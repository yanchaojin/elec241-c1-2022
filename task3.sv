==> flow/design.v <==
module task3 (output logic [2:0] Q,output logic VALID, input logic CLK, DATAIN,START);
logic [3:0] count;
logic [7:0] store;
   always_ff @(posedge CLK) begin
    if(START == 1'b1) begin    
            VALID <= 0;
            Q     <= 0;
            count <= 0;
			store <= 8'b00000000;
        end 
     else begin 
         if(count <=  7)begin             
             count <= count + 1;          
			 store[count] <= DATAIN;      
		 end
         else
             count <= 7;  
         if(count <=  6)   begin
             if(DATAIN == 0) begin        
                 Q<= count;       
                 VALID <= 1;
             end
             else begin    
                 Q<= Q;
                 VALID <= VALID;
             end                   
         end
        else if(count == 7 && store == 8'b11111111)        
            begin
                 Q<= 7;
                 VALID <= 1;			
            end			
     end 
 end 
endmodule
---- Tool chain data of task3 ----
Tool output for the design above, in the order of the flow.
Line numbers count from 1 in the design file above.
Operators: Yosys type, input widths -> output width; for muxes data width and select width s.
Cell names lack the library's common part.
A cell with -- has no value.
design
  top ..................................... task3
  clock input ............................. CLK
  cell library ............................ sky130hd
  timing corner ........................... tt_025C_1v80

---- Elaborated design ----
Yosys after proc, flatten, opt, wreduce and memory -nomap, before mapping. Memory bits, and registers merged into a memory's read port (data or address), are not among the register bits. Print and check cells are not counted. Equal cells are merged and count once.
operators by class
  equality and inequality tests ........... 3
  order comparisons ....................... 2
  mux-type cells .......................... 7
  bitwise logic cells ..................... 4
  shift operators ......................... 2
  add/subtract/negate cells ............... 2
  reductions and logical operators ........ 4
operators with widths
  operator               count
  $mux 3                 4
  $shift 1x5->8          1
  $shift 1x5->8 const A  1
  $le 4x3->1 const B     2
  $eq 8x8->1 const B     1
  $and 8x8->8            1
  $or 8x8->8             1
  $not 8->8              1
  $neg 4->5              1
  $add 4x1->4 const B    1
  $eq 4x3->1 const B     1
  $mux 1                 3
  $ne 2x2->1 const B     1
  $reduce_and 2->1       1
  $reduce_bool 2->1      1
  $reduce_or 2->1        1
  $logic_and 1x1->1      1
  $not 1->1              1
word-level totals
  output and inout port bits .............. 4
  input port bits ......................... 3
  word-level cells ........................ 29
  register bits after elaboration ......... 16

---- Longest topological paths ----
Yosys ltp: most cells in a row. Word level: on the elaborated netlist, between registers, memories and ports. Mapped: between sequential cells and ports; inverters and the memories' decode and read muxes count.
depth
  depth after elaboration ................. 5
  ABC_AREA ................................ 1
  depth in mapped cells ................... 10
  gate-level depth less buffers ........... 10

---- Netlist ----
Source: synth_stat.txt of the flow (Yosys; design flattened, memories mapped). It holds for the ABC_AREA given above (unset counts as 0); a run with the other value may have another netlist.
cells by type
  type      count  area in all (um2)
  dfxtp_1   16     320.307
  nand2_1   27     101.347
  ha_1      5      62.56
  nand3_1   10     50.048
  inv_1     11     41.29
  a21oi_1   8      40.038
  nor2_1    10     37.536
  a21oi_2   4      35.034
  nand2_4   3      33.782
  nand2_2   4      25.024
  o21ai_0   5      25.024
  nor2_2    3      18.768
  nor3_1    3      15.014
  inv_2     3      11.261
  nand3_2   1      10.01
  o21ai_2   1      8.758
  nor4_1    1      6.256
  o21ai_1   1      5.005
  clkbuf_1  1      3.754
mapped netlist
  buffer cells ............................ 1
  mapped cells ............................ 117
  mapped flip-flops ....................... 16
  synthesis area .......................... 0.0008508 mm2
  sequential area ......................... 0.0003203 mm2

---- Timing after synthesis ----
OpenSTA on the mapped netlist: ideal clock, no wires. The path of least setup slack (recovery checks aside). Input and output delay are each 20% of the period. Register names are those of the netlist, which keeps one name where synthesis merged equal registers.
path after synthesis
  path type ............................... reg2reg
  start ................................... register count[0]
  end ..................................... register store[4]
  library setup time ...................... 0.114 ns
  path delay .............................. 1.439 ns
  path buffers ............................ 0
  required time ........................... 3.556 ns
  period .................................. 3.67 ns
  arrival ................................. 1.325 ns
  driving pins on the path ................ 11
  path slack .............................. 2.231 ns
  launch time at the first pin ............ 0.000 ns
  synthesis period reached ................ 1.439 ns
"path delay" = arrival - input delay + setup time.
"driving pins on the path": output pins that drive a net of the path, with the launching flip-flop's if there is one; two outputs of one cell count as two.
"synthesis period reached" = period - worst setup slack (recovery checks aside). The figure is calculated, with input and output delays left at 20% of the set period.
Between the ends stands the longest chain of elaborated cells between them, by number of cells; it is not shown to be the way that was timed. Of several equally long chains one is given.
Each line given opens the expression or statement behind the cell; cells for indexed reads and writes are added by Yosys, which also makes memories of some case tables.
A register here has more assigning lines than the two given.
on the way, after synthesis
  cells stage by stage .................... dfxtp_1 inv_1 ha_1 inv_1 nand2_2 nand2_2 nand2_1 nor2_2 nand2_1 nand2_1 nor2_2
  cells in the longest elaborated chain ... 5
  elaborated cells between the ends (all ways) .. 7
  source lines of those cells ............. 2
  those cells by class .................... add/sub (1); compare (1); shift (2); logic (3)
RTL lines, path after synthesis
  item                line  RTL
  start: declaration  2     logic [3:0] count;
  start: assignment   8     count <= 0;
  start: assignment   13    count <= count + 1;
  $neg 4->5           14    store[count] <= DATAIN;
  $shift 1x5->8       14
  $not 8->8           14
  $and 8x8->8         14
  $or 8x8->8          14
  end: assignment     9     store <= 8'b00000000;
  end: assignment     14
  end: declaration    3     logic [7:0] store;

---- Timing after layout ----
From the final timing report of flow run 1: the path of least setup slack in the routed layout; clock arrival at registers is part of the times.
path post-layout
  path type ............................... reg2reg
  start ................................... register count[1]
  end ..................................... register store[7]
  driving pins on the path ................ 9
  path slack .............................. 0.09 ns
  required time ........................... 1.53 ns
  launch time at the first pin ............ 0.29 ns
  library setup time ...................... 0.13 ns
  period .................................. 1.37 ns
  arrival ................................. 1.44 ns
  path buffers ............................ 0
Between the ends stands the longest chain of elaborated cells between them, by number of cells; it is not shown to be the way that was timed. Of several equally long chains one is given.
A register here has more assigning lines than the two given.
on the way, post-layout
  cells stage by stage .................... dfxtp_4 inv_2 ha_4 inv_1 nand2_1 nand2_2 nand2_1 o21ai_1 a21oi_1
  cells in the longest elaborated chain ... 5
  elaborated cells between the ends (all ways) .. 7
  source lines of those cells ............. 2
  those cells by class .................... add/sub (1); compare (1); shift (2); logic (3)
RTL lines, path post-layout
  item                line  RTL
  start: declaration  2     logic [3:0] count;
  start: assignment   8     count <= 0;
  start: assignment   13    count <= count + 1;
  $neg 4->5           14    store[count] <= DATAIN;
  $shift 1x5->8       14
  $not 8->8           14
  $and 8x8->8         14
  $or 8x8->8          14
  end: assignment     9     store <= 8'b00000000;
  end: assignment     14
  end: declaration    3     logic [7:0] store;

Wiki page: task3 / flow data

Top module task3; platform sky130hd; tools Yosys and OpenROAD; 2 stored runs in no particular order. Input and output delays are each 20% of the period that was set; the output load is 0.01 pF.
"achieved period" = clock period - worst setup slack. The figure is calculated, with input and output delays left at 20% of the set period.
"time used up by the worst setup path" is the time allowed to the run's worst setup path (the clock period less input and output delay, where it has them) less its slack. Clock arrival times count: a late capture clock shortens it, a late launch clock lengthens it.
By "total power of the final layout" is meant OpenSTA's value without simulated activity: inputs other than the clock are taken to toggle once in ten clock periods, and the tool carries that through the logic.

======== flow run 1 ========
==> flow/run.sh <==
#!/bin/bash
# the make line also repeats the synthesis and layout settings of config.mk as NAME=value (left out here)
make -C /OpenROAD-flow-scripts/flow DESIGN_CONFIG=/design/flow/config.mk WORK_HOME=/design/flow/orfs CLKGATE_MAP_FILE= finish
==> flow/config.mk <==
export PLATFORM = sky130hd
export DESIGN_NAME = task3
export DESIGN_NICKNAME = task3
export VERILOG_FILES = /design/flow/design.v
export SDC_FILE = /design/flow/constraint.sdc
export NUM_CORES = 4
export LEC_CHECK = 0
export ABC_AREA = 1
export CAP_MARGIN = 20
export CORE_ASPECT_RATIO = 1.58
export CORE_MARGIN = 2
export CORE_UTILIZATION = 40
export CTS_CLUSTER_DIAMETER = 193
export CTS_CLUSTER_SIZE = 88
export GPL_TIMING_DRIVEN = 0
export SLEW_MARGIN = 20
==> flow/constraint.sdc <==
create_clock -name core_clock -period 1.37 [get_ports {CLK}]
set_input_delay 0.2740 -clock core_clock [delete_from_list [all_inputs] [get_ports {CLK}]]
set_output_delay 0.2740 -clock core_clock [all_outputs]
set_load 0.01 [all_outputs]

-------- measured, flow run 1 --------
  time used up by the worst setup path .... 1.28 ns
  critical path type ...................... reg2reg
  worst setup slack after layout .......... 0.090 ns
  final worst hold slack .................. 0.463 ns
  post-route utilization .................. 48.8 %
  total power of the final layout ......... 1.040 mW
  standard-cell area after layout ......... 0.0010122 mm2
  total negative setup slack .............. 0.000 ns
  chip area in the Yosys report ........... 0.0008508 mm2
  achieved period ......................... 1.280 ns
  area inside the die boundary ............ 0.0025216 mm2

======== flow run 2 ========
==> flow/run.sh <==
#!/bin/bash
# the make line also repeats the synthesis and layout settings of config.mk as NAME=value (left out here)
make -C /OpenROAD-flow-scripts/flow DESIGN_CONFIG=/design/flow/config.mk WORK_HOME=/design/flow/orfs CLKGATE_MAP_FILE= finish
==> flow/config.mk <==
export PLATFORM = sky130hd
export DESIGN_NAME = task3
export DESIGN_NICKNAME = task3
export VERILOG_FILES = /design/flow/design.v
export SDC_FILE = /design/flow/constraint.sdc
export NUM_CORES = 4
export LEC_CHECK = 0
export CAP_MARGIN = 20
export CELL_PAD_IN_SITES_DETAIL_PLACEMENT = 2
export CORE_ASPECT_RATIO = 1.73
export CORE_MARGIN = 6
export CORE_UTILIZATION = 67
export GPL_TIMING_DRIVEN = 1
export MAX_ROUTING_LAYER = met5
export MIN_ROUTING_LAYER = met1
export PLACE_DENSITY_LB_ADDON = 0.29
export SLEW_MARGIN = 35
==> flow/constraint.sdc <==
create_clock -name core_clock -period 1.72 [get_ports {CLK}]
set_input_delay 0.3440 -clock core_clock [delete_from_list [all_inputs] [get_ports {CLK}]]
set_output_delay 0.3440 -clock core_clock [all_outputs]
set_load 0.01 [all_outputs]

-------- flow run 2 --------
  stopped before the end: floorplanning reported PDN-0185
